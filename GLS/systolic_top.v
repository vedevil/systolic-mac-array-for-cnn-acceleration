==> flow/design.v <==
module mac_pe #(
    parameter integer DATA_W = 8,
    parameter integer ACC_W  = 32,
    parameter integer SIGNED = 0
)(
    input  wire                     clk,
    input  wire                     rst_n,
    input  wire [DATA_W-1:0]        a,
    input  wire                     a_valid,
    output wire                     a_ready,
    input  wire [DATA_W-1:0]        b,
    input  wire                     b_valid,
    output wire                     b_ready,
    output reg  [DATA_W-1:0]        a_out,
    output reg                      a_out_valid,
    input  wire                     a_out_ready,
    output reg  [DATA_W-1:0]        b_out,
    output reg                      b_out_valid,
    input  wire                     b_out_ready,
    output reg  [ACC_W-1:0]         out,
    output reg                      out_valid,
    input  wire                     out_ready
);
    reg have_a, have_b;
    reg [DATA_W-1:0] a_reg;
    reg [DATA_W-1:0] b_reg;
    reg [ACC_W-1:0] acc_reg;
    assign a_ready = !have_a || (have_a && have_b && a_out_ready);
    assign b_ready = !have_b || (have_a && have_b && b_out_ready);
    wire signed [DATA_W-1:0] a_signed = (SIGNED) ? $signed(a_reg) : $signed({1'b0, a_reg[DATA_W-2:0]});
    wire signed [DATA_W-1:0] b_signed = (SIGNED) ? $signed(b_reg) : $signed({1'b0, b_reg[DATA_W-2:0]});
    wire signed [2*DATA_W-1:0] mul_result;
    assign mul_result = (SIGNED) ? (a_signed * b_signed) : ($signed($unsigned(a_reg) * $unsigned(b_reg)));
    wire signed [ACC_W-1:0] mul_ext = {{(ACC_W-2*DATA_W){mul_result[2*DATA_W-1]}}, mul_result};
    always @(posedge clk or negedge rst_n) begin
        if (!rst_n) begin
            have_a <= 1'b0;
            have_b <= 1'b0;
            a_reg  <= {DATA_W{1'b0}};
            b_reg  <= {DATA_W{1'b0}};
            acc_reg <= {ACC_W{1'b0}};
            a_out <= {DATA_W{1'b0}};
            a_out_valid <= 1'b0;
            b_out <= {DATA_W{1'b0}};
            b_out_valid <= 1'b0;
            out <= {ACC_W{1'b0}};
            out_valid <= 1'b0;
        end else begin
            if (a_valid && a_ready && !have_a) begin
                a_reg  <= a;
                have_a <= 1'b1;
            end
            if (b_valid && b_ready && !have_b) begin
                b_reg  <= b;
                have_b <= 1'b1;
            end
            if (have_a && have_b && a_out_ready && b_out_ready) begin
                acc_reg <= acc_reg + mul_ext;
                a_out <= a_reg;
                a_out_valid <= 1'b1;
                b_out <= b_reg;
                b_out_valid <= 1'b1;
                have_a <= 1'b0;
                have_b <= 1'b0;
                if (!out_valid || out_ready) begin
                    out <= acc_reg + mul_ext;
                    out_valid <= 1'b1;
                end
            end
            if (a_out_valid && a_out_ready) begin
                a_out_valid <= 1'b0;
            end
            if (b_out_valid && b_out_ready) begin
                b_out_valid <= 1'b0;
            end
            if (out_valid && out_ready) begin
                out_valid <= 1'b0;
            end
        end
    end
endmodule
module systolic_top #(
    parameter integer DATA_W = 8,
    parameter integer ACC_W  = 32,
    parameter integer M = 4,  
    parameter integer N = 4,  
    parameter integer SIGNED = 0
)(
    input  wire                     clk,
    input  wire                     rst_n,
    input  wire [DATA_W-1:0]        a_in,
    input  wire                     a_in_valid,
    output wire                     a_in_ready,
    input  wire [DATA_W-1:0]        b_in,
    input  wire                     b_in_valid,
    output wire                     b_in_ready
);
    wire [ACC_W-1:0] out_matrix [0:(M*N)-1];
    wire             out_valid [0:(M*N)-1];
    wire             out_ready [0:(M*N)-1];
    genvar idx;
    generate
        for (idx = 0; idx < M*N; idx = idx + 1) begin : tie_out_ready
            assign out_ready[idx] = 1'b1;
        end
    endgenerate
    wire [DATA_W-1:0] a_horz [0:M-1][0:N];
    wire              a_horz_valid [0:M-1][0:N];
    wire              a_horz_ready [0:M-1][0:N];
    wire [DATA_W-1:0] b_vert [0:M][0:N-1];
    wire              b_vert_valid [0:M][0:N-1];
    wire              b_vert_ready [0:M][0:N-1];
    genvar i, j;
    generate
        for (i = 0; i < M; i = i + 1) begin : connect_a_input
            assign a_horz[i][0] = a_in;
            assign a_horz_valid[i][0] = a_in_valid;
        end
    endgenerate
    generate
        for (j = 0; j < N; j = j + 1) begin : connect_b_input
            assign b_vert[0][j] = b_in;
            assign b_vert_valid[0][j] = b_in_valid;
        end
    endgenerate
    wire [M-1:0] a_ready_col0;
    generate
        for (i = 0; i < M; i = i + 1) begin : collect_a_ready
            assign a_ready_col0[i] = a_horz_ready[i][0];
        end
    endgenerate
    assign a_in_ready = &a_ready_col0;
    wire [N-1:0] b_ready_row0;
    generate
        for (j = 0; j < N; j = j + 1) begin : collect_b_ready
            assign b_ready_row0[j] = b_vert_ready[0][j];
        end
    endgenerate
    assign b_in_ready = &b_ready_row0;
    generate
        for (i = 0; i < M; i = i + 1) begin : row
            for (j = 0; j < N; j = j + 1) begin : col
                mac_pe #(
                    .DATA_W(DATA_W),
                    .ACC_W(ACC_W),
                    .SIGNED(SIGNED)
                ) pe_inst (
                    .clk(clk),
                    .rst_n(rst_n),
                    .a(a_horz[i][j]),
                    .a_valid(a_horz_valid[i][j]),
                    .a_ready(a_horz_ready[i][j]),
                    .a_out(a_horz[i][j+1]),
                    .a_out_valid(a_horz_valid[i][j+1]),
                    .a_out_ready(a_horz_ready[i][j+1]),
                    .b(b_vert[i][j]),
                    .b_valid(b_vert_valid[i][j]),
                    .b_ready(b_vert_ready[i][j]),
                    .b_out(b_vert[i+1][j]),
                    .b_out_valid(b_vert_valid[i+1][j]),
                    .b_out_ready(b_vert_ready[i+1][j]),
                    .out(out_matrix[i*N + j]),
                    .out_valid(out_valid[i*N + j]),
                    .out_ready(out_ready[i*N + j])
                );
            end
        end
    endgenerate
    generate
        for (i = 0; i < M; i = i + 1) begin : tie_right_edge
            assign a_horz_ready[i][N] = 1'b1;
        end
    endgenerate
    generate
        for (j = 0; j < N; j = j + 1) begin : tie_bottom_edge
            assign b_vert_ready[M][j] = 1'b1;
        end
    endgenerate
endmodule
Tool chain data of systolic_top

The steps from the RTL of systolic_top to its reports follow in flow order.
Line numbers count from 1 in the design file above.
Operators: Yosys type, input widths -> output width; for muxes data width and select width s.
The mark n/a stands for no value.

Top module: systolic_top
Clock: clk
Cell library: sky130hd
Library corner: tt_025C_1v80

Word level

Source: Yosys, flattened and elaborated. Widths are those after wreduce. Registers that Yosys merges into a memory's read port (data or address) are not register bits. Print and check cells do not count. Equal cells are merged and count once.

Flip-flop bits (word level): 56

Multiplexer cells: 103
Reductions and logical operators: 235

Operators with widths:

| cell              | count |
| $logic_and 1x1->1 | 113 |
| $reduce_bool 2->1 | 56 |
| $mux 1            | 103 |
| $logic_or 1x1->1  | 32 |
| $logic_not 1->1   | 32 |
| $reduce_and 4->1  | 2 |

Depth

Depth = most cells in a row (Yosys ltp): at word level without a register or memory, in the mapped netlist without a sequential cell, where the memories' decode and read muxes count.

Word-level depth: 12
ABC_AREA: 0
Depth in mapped cells: 4

Synthesis result

Yosys stat after the flow's synthesis: flattened, memories mapped to cells. It holds for the ABC_AREA given above (unset counts as 0); a run with the other value may have another netlist.

Cells by type:

| type                      | count | total area (um2) |
| sky130_fd_sc_hd__dfrtp_1  | 56    | 1.4E+03 |
| sky130_fd_sc_hd__o21a_1   | 22    | 165.158 |
| sky130_fd_sc_hd__mux2i_1  | 13    | 130.125 |
| sky130_fd_sc_hd__o21ai_0  | 20    | 100.096 |
| sky130_fd_sc_hd__nand2_1  | 22    | 82.579 |
| sky130_fd_sc_hd__inv_1    | 19    | 71.318 |
| sky130_fd_sc_hd__o221ai_1 | 8     | 70.067 |
| sky130_fd_sc_hd__nand2b_1 | 9     | 56.304 |
| sky130_fd_sc_hd__nand4_1  | 7     | 43.792 |
| sky130_fd_sc_hd__nor2b_1  | 7     | 43.792 |
| sky130_fd_sc_hd__nand3_1  | 7     | 35.034 |
| sky130_fd_sc_hd__a31oi_1  | 5     | 31.28 |
| sky130_fd_sc_hd__a21boi_0 | 3     | 22.522 |
| sky130_fd_sc_hd__o22ai_1  | 3     | 18.768 |
| sky130_fd_sc_hd__nand4b_1 | 2     | 17.517 |
| sky130_fd_sc_hd__a21o_1   | 2     | 15.014 |
| sky130_fd_sc_hd__nor2_1   | 4     | 15.014 |
| sky130_fd_sc_hd__o21ai_1  | 3     | 15.014 |

Other cell types: 14; their cells: 14.

Flip-flops: 56
Chip area (Yosys): 2447.3 um2
Area of sequential cells: 1401.3 um2
Buffer cells: 0
Standard cells after synthesis: 226

The figures by module come from a second, unflattened synthesis with its own total; it is not the netlist above.

Cells (unflattened synthesis): 10659
Area total of the unflattened synthesis: 99436.6 um2

Rows give one instance, submodules left out.

By module:

| module       | area (um2) | cells | times used | sequential area (um2) |
| mac_pe       | 6213.5     | 666   | 16         | 2527.4 |
| systolic_top | 21.3       | 3     | 1          | 0.0 |

Timing after synthesis

Path of least setup slack by OpenSTA after synthesis, without wires, with an ideal clock, recovery checks aside; 20% of the period is set as input and as output delay. Where synthesis merged equal registers, the netlist keeps one of their names.

Path kind: flip-flop to output port
Start: reg row[0].col[2].pe_inst.have_b
End: out b_in_ready
Buffers on the path: 0
Data arrival time: 1310 ps
Path delay: 1310 ps
Setup slack: 98 ps
Driving pins on the path: 5
Required time: 1408 ps
Period: 1760 ps
Period reached after synthesis: 1662 ps

"path delay" = arrival - input delay + setup time.
A path that ends at an output port has no setup time.
"driving pins on the path": output pins that drive a net of the path, with the launching flip-flop's if there is one; two outputs of one cell count as two.
"period reached after synthesis" is the clock period less the worst setup slack; recovery checks do not enter. This is arithmetic on one report: input and output delays are still those of the set period (20% each).
The rows between start and end are the longest chain of elaborated cells between them; the timing report does not say that the signal goes this way. Where chains are equally long, one stands for them.
A line is the first line of the expression or statement that the cell stems from. Yosys adds cells for indexed reads and writes and turns some case tables into memories.
At most two assigning lines are given for a register; there are more.

Cells stage by stage: sky130_fd_sc_hd__dfrtp_1 -> sky130_fd_sc_hd__nand2_1 -> sky130_fd_sc_hd__o22ai_1 -> sky130_fd_sc_hd__or4_4 -> sky130_fd_sc_hd__nor3_2
Cells in the longest elaborated chain: 4
Elaborated cells on any way between the ends: 5
Those cells by class: 5 x reduce/logical

RTL lines, path post-synthesis:

| item                 | RTL line | RTL |
| from (decl)          | 24       | `reg have_a, have_b;` |
| from (assign)        | 38       | `have_b <= 1'b0;` |
| from (assign)        | 55       | `have_b <= 1'b1;` |
| $logic_and 1x1->1 x2 | 29       | `assign b_ready = !have_b \|\| (have_a && have_b && b_out_ready);` |
| $logic_or 1x1->1     | 29       |  |
| $reduce_and 4->1     | 139      | `assign b_in_ready = &b_ready_row0;` |
| to (decl)            | 96       | `output wire                     b_in_ready` |

Path in the finished layout

Path of least setup slack in the final report of record 2 (OpenROAD, finished layout, wires in). Where an end is a register, its clock arrival counts in the times.
The path's times are printed in steps of 10 ps; the period is the one set.

Path kind: flip-flop to output port
Start: reg row[0].col[1].pe_inst.have_a
End: out a_in_ready
Data arrival time: 1920 ps
Period: 2910 ps
Setup slack: 410 ps
Buffers on the path: 1
Required time: 2330 ps
Driving pins on the path: 6

The rows between start and end are the longest chain of elaborated cells between them; the timing report does not say that the signal goes this way. Where chains are equally long, one stands for them.
At most two assigning lines are given for a register; there are more.

Cells stage by stage: sky130_fd_sc_hd__dfrtp_2 -> sky130_fd_sc_hd__nand3b_1 -> sky130_fd_sc_hd__o221ai_1 -> sky130_fd_sc_hd__a211oi_2 -> sky130_fd_sc_hd__and3_1 -> sky130_fd_sc_hd__dlygate4sd2_1
Cells in the longest elaborated chain: 6
Elaborated cells on any way between the ends: 7
Those cells by class: 7 x reduce/logical

RTL lines, path after layout:

| item                 | RTL line | RTL |
| from (decl)          | 24       | `reg have_a, have_b;` |
| from (assign)        | 37       | `have_a <= 1'b0;` |
| from (assign)        | 51       | `have_a <= 1'b1;` |
| $logic_and 1x1->1 x2 | 28       | `assign a_ready = !have_a \|\| (have_a && have_b && a_out_ready);` |
| $logic_or 1x1->1     | 28       |  |
| $logic_and 1x1->1    | 28       |  |
| $logic_or 1x1->1     | 28       |  |
| $reduce_and 4->1     | 132      | `assign a_in_ready = &a_ready_col0;` |
| to (decl)            | 93       | `output wire                     a_in_ready,` |

Subject: systolic_top on sky130hd, stored results

Hello all,

Stored flow runs of systolic_top (2 of them; Yosys, OpenROAD, sky130hd). They differ in their settings and are not a sequence. Constraints: input delay and output delay 20% of the set period each, output load 0.01 pF.
"worst path time": the worst setup path's part of the clock period (all of it between registers, 20% less for each end at a port) less its slack. A launch clock that arrives late makes it longer, a capture clock that arrives late makes it shorter.
"total design power": no workload was simulated; the value follows from the tool's default switching activity.
"worst path time" is known to 10 ps.

## Record 1

==> flow/run.sh <==
#!/bin/bash
# the make line also repeats the synthesis and layout settings of config.mk as NAME=value (left out here)
make -C /OpenROAD-flow-scripts/flow DESIGN_CONFIG=/design/flow/config.mk WORK_HOME=/design/flow/orfs CLKGATE_MAP_FILE= finish
==> flow/config.mk <==
export PLATFORM = sky130hd
export DESIGN_NAME = systolic_top
export DESIGN_NICKNAME = systolic_top
export VERILOG_FILES = /design/flow/design.v
export SDC_FILE = /design/flow/constraint.sdc
export NUM_CORES = 4
export LEC_CHECK = 0
export ABC_AREA = 0
export CAP_MARGIN = 20
export CELL_PAD_IN_SITES_DETAIL_PLACEMENT = 2
export CELL_PAD_IN_SITES_GLOBAL_PLACEMENT = 2
export CORE_MARGIN = 3
export CORE_UTILIZATION = 69
export CTS_CLUSTER_DIAMETER = 133
export CTS_CLUSTER_SIZE = 52
export GPL_ROUTABILITY_DRIVEN = 1
export HOLD_SLACK_MARGIN = 0.25
export MAX_ROUTING_LAYER = met4
export PLACE_DENSITY_LB_ADDON = 0.27
export SETUP_SLACK_MARGIN = 0.14
export SLEW_MARGIN = 40
export TNS_END_PERCENT = 15
==> flow/constraint.sdc <==
create_clock -name core_clock -period 1.02 [get_ports {clk}]
set_input_delay 0.2040 -clock core_clock [delete_from_list [all_inputs] [get_ports {clk}]]
set_output_delay 0.2040 -clock core_clock [all_outputs]
set_load 0.01 [all_outputs]

Record 1: not finished: placement ended with error FLW-0024

## Record 2

==> flow/run.sh <==
#!/bin/bash
# the make line also repeats the synthesis and layout settings of config.mk as NAME=value (left out here)
make -C /OpenROAD-flow-scripts/flow DESIGN_CONFIG=/design/flow/config.mk WORK_HOME=/design/flow/orfs CLKGATE_MAP_FILE= finish
==> flow/config.mk <==
export PLATFORM = sky130hd
export DESIGN_NAME = systolic_top
export DESIGN_NICKNAME = systolic_top
export VERILOG_FILES = /design/flow/design.v
export SDC_FILE = /design/flow/constraint.sdc
export NUM_CORES = 4
export LEC_CHECK = 0
export ABC_AREA = 0
export CAP_MARGIN = 20
export CELL_PAD_IN_SITES_DETAIL_PLACEMENT = 2
export CORE_MARGIN = 2
export CORE_UTILIZATION = 35
export GPL_ROUTABILITY_DRIVEN = 1
export PLACE_DENSITY = 0.89
export SETUP_SLACK_MARGIN = 0.66
export SLEW_MARGIN = 15
export TNS_END_PERCENT = 40
==> flow/constraint.sdc <==
create_clock -name core_clock -period 2.91 [get_ports {clk}]
set_input_delay 0.5820 -clock core_clock [delete_from_list [all_inputs] [get_ports {clk}]]
set_output_delay 0.5820 -clock core_clock [all_outputs]
set_load 0.01 [all_outputs]

| result of record 2 | value |
|---|---|
| setup TNS | 0 ps |
| die footprint | 7677.3 um2 |
| mapped cell area after synthesis | 2447.3 um2 |
| total design power | 3914 µW |
| worst setup slack after layout | 408 ps |
| utilization of the finished layout | 43.9 % |
| worst path time | 1920 ps |
| critical path kind | flip-flop to output port |

Thanks
